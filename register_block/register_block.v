==> flow/design.v <==
`default_nettype none
module register_block
    (
        input       clk,
        input       rst,
        input       write_enable,
        input       read_enable,
        input       [7:0] input_bus,
        input       [2:0] src_reg,
        input       [2:0] dst_reg,
        output      wire [7:0] r1,
        output      wire [7:0] r2,
        output      reg [7:0] output_bus
    );
    reg [7:0]   registers [5:0];
    assign r1 = registers[1];
    assign r2 = registers[2];
    always @ (posedge clk or posedge rst) begin
        if (rst == 1'b1) begin
            registers[0] <= 'b0;
            registers[1] <= 'b0;
            registers[2] <= 'b0;
            registers[3] <= 'b0;
            registers[4] <= 'b0;
            registers[5] <= 'b0;
        end else begin
            if (read_enable == 1'b1)
                output_bus = registers[src_reg];
            else
                output_bus = 8'bZ;
            if (write_enable == 1'b1)
                registers[dst_reg] = input_bus;
        end
    end
endmodule
Tool chain data of register_block
The steps from the RTL of register_block to its reports follow in flow order.
Lines are those of the file above, counted from 1.
Operators carry their Yosys type and port widths (W data, S select, Z words).
Library cell names are shortened.
{"block": "inputs", "design": "register_block", "clock_port": "clk", "lib": "sky130hd", "lib_corner": "tt_025C_1v80"}

After elaboration
Counts by Yosys on the flattened word-level netlist (proc, flatten, opt, wreduce). Print and check cells are left out. Cells with the same type and inputs are merged into one.
{"block": "op_classes", "mux": 2, "n_reduce_logical": 8, "equal": 10}
{"block": "ops", "operator": "$pmux W8 S6", "n": 1}
{"block": "ops", "operator": "$reduce_and A2 Y1", "n": 6}
{"block": "ops", "operator": "$eq A3 B2 Y1 const B", "n": 4}
{"block": "ops", "operator": "$eq A3 B3 Y1 const B", "n": 4}
{"block": "ops", "operator": "$mux W8", "n": 1}
{"block": "ops", "operator": "$eq A3 B1 Y1 const B", "n": 2}
{"block": "ops", "operator": "$logic_not A3 Y1", "n": 2}
{"block": "word_totals", "reg_bits": 56, "output_inout_bits": 24}

Logic depth
Yosys ltp: most cells in a row. Word level: on the elaborated netlist, between registers, memories and ports. Mapped: between sequential cells and ports; inverters and the memories' decode and read muxes count.
{"block": "logic_depth", "ltp_word": 3, "ABC_AREA": 1, "mapped_depth": 7, "ltp_nobuf": 5}

Synthesis result
Source: synth_stat.txt of the flow (Yosys; design flattened, memories mapped). It holds for the ABC_AREA given above (unset counts as 0); a run with the other value may have another netlist.
Totals and module areas in this step are rounded.
{"block": "types", "cell_type": "dfrtp_1", "n": 48}
{"block": "types", "cell_type": "nand2_1", "n": 75}
{"block": "types", "cell_type": "edfxtp_1", "n": 8}
{"block": "types", "cell_type": "o21ai_2", "n": 26}
{"block": "types", "cell_type": "nand4_1", "n": 32}
{"block": "types", "cell_type": "o21ai_1", "n": 22}
{"block": "types", "cell_type": "nand3_1", "n": 16}
{"block": "types", "cell_type": "buf_6", "n": 6}
{"block": "types", "cell_type": "nand3_4", "n": 3}
{"block": "types", "cell_type": "inv_1", "n": 12}
{"block": "types", "cell_type": "nand2_4", "n": 4}
{"block": "types", "cell_type": "buf_2", "n": 6}
{"block": "types", "cell_type": "nor2_1", "n": 8}
{"block": "types", "cell_type": "nor2_4", "n": 2}
{"block": "types", "cell_type": "inv_2", "n": 4}
{"block": "types", "cell_type": "nor2_2", "n": 2}
{"block": "types", "cell_type": "buf_4", "n": 1}
{"block": "synth_totals", "synth_area_mm2": 0.002669, "stdcells": 275, "buf_cells": 13, "sequential_area_mm2": 0.001441, "ff_cells": 56}

Timing after synthesis
Source: OpenSTA report_checks on the synthesized netlist (no wires, ideal clock, input and output delay 20% of the period each), path of least setup slack; recovery checks are left aside. Register names are those of the netlist, which keeps one name where synthesis merged equal registers.
{"block": "synth_timing", "path_type": "input port to flip-flop", "from": "input port rst", "to": "register output_bus[0]", "path_stages": 1, "arrival_ps": 1527, "in_delay_ps": 378, "delay_ps": 1562, "setup_time_ps": 413, "path_slack_ps": -50, "n_path_buf": 0, "t_required_ps": 1477, "clock_period_ps": 1890, "t_first_pin_ps": 378, "period_less_setup_slack_ps": 1940}
"delay_ps" = arrival - input delay + setup time.
"path_stages": output pins that drive a net of the path, with the launching flip-flop's if there is one; two outputs of one cell count as two.
"period_less_setup_slack_ps" = period - worst setup slack (recovery checks aside). The figure is calculated, with input and output delays left at 20% of the set period.
{"block": "synth_via", "path_cell_list": "inv_1", "elab_chain_cells": 0, "cone_cells": 0}
{"block": "synth_lines", "item": "start: declaration", "line_no": 5, "source": "input       rst,"}
{"block": "synth_lines", "item": "end: assignment", "line_no": 28, "source": "output_bus = registers[src_reg];"}
{"block": "synth_lines", "item": "end: assignment", "line_no": 30, "source": "output_bus = 8'bZ;"}
{"block": "synth_lines", "item": "end: declaration", "line_no": 13, "source": "output      reg [7:0] output_bus"}

Path in the finished layout
From the final timing report of flow run A: the path of least setup slack in the routed layout; clock arrival at registers is part of the times.
The report prints the path's times to 10 ps; the period is as set.
{"block": "layout_timing", "path_type": "flip-flop to output port", "from": "register registers[2][0]", "to": "output port r2[0]", "path_stages": 2, "arrival_ps": 970, "t_required_ps": 1010, "t_first_pin_ps": 310, "clock_period_ps": 1260, "n_path_buf": 1, "path_slack_ps": 40}
{"block": "layout_via", "path_cell_list": "dfrtp_1 > clkdlybuf4s15_1", "elab_chain_cells": 0, "cone_cells": 0}
{"block": "layout_lines", "item": "start: declaration", "line_no": 15, "source": "reg [7:0]   registers [5:0];"}
{"block": "layout_lines", "item": "start: assignment", "line_no": 22, "source": "registers[2] <= 'b0;"}
{"block": "layout_lines", "item": "start: assignment", "line_no": 32, "source": "registers[dst_reg] = input_bus;"}
{"block": "layout_lines", "item": "end: declaration", "line_no": 12, "source": "output      wire [7:0] r2,"}

# Flow runs of register_block

register_block through Yosys and OpenROAD on sky130hd: 2 stored runs, unordered, with their settings and measured results. The constraints put input and output delay at 20% of the set period each and load the outputs with 0.01 pF.
"critical_path_time_ps" = time allowed to the worst setup path (clock period - input delay - output delay, where it has them) - its slack; a late launch clock adds to it, a late capture clock takes from it.
"critical_path_time_ps" is known to 10 ps.
Measured values are rounded.

{"run": "flow run A", "settings": { "period_ns": 1.26, "CORE_UTILIZATION": 30, "PLACE_DENSITY_LB_ADDON": 0.23, "CORE_MARGIN": 8, "CELL_PAD_IN_SITES_DETAIL_PLACEMENT": 1, "ABC_AREA": 1, "CTS_CLUSTER_SIZE": 23, "CTS_CLUSTER_DIAMETER": 364, "MIN_ROUTING_LAYER": "met2", "MAX_ROUTING_LAYER": "met4", "CAP_MARGIN": 20, "SLEW_MARGIN": 20 }, "results": { "synthesis_area_mm2": 0.002669, "final_die_area_mm2": 0.01217, "final_stdcell_area_mm2": 0.00363, "setup_ws_ps": 37, "fin_tns_ps": 0, "critical_path_time_ps": 970, "worst_path_kind": "flip-flop to output port" }}
{"run": "flow run B", "settings": { "period_ns": 1.55, "CAP_MARGIN": 20, "CORE_MARGIN": 2, "CORE_UTILIZATION": 40, "SLEW_MARGIN": 20 }, "results": { "synthesis_area_mm2": 0.002616, "final_die_area_mm2": 0.007204, "final_stdcell_area_mm2": 0.003556, "setup_ws_ps": 57, "fin_tns_ps": 0, "critical_path_time_ps": 1180, "worst_path_kind": "flip-flop to output port" }}
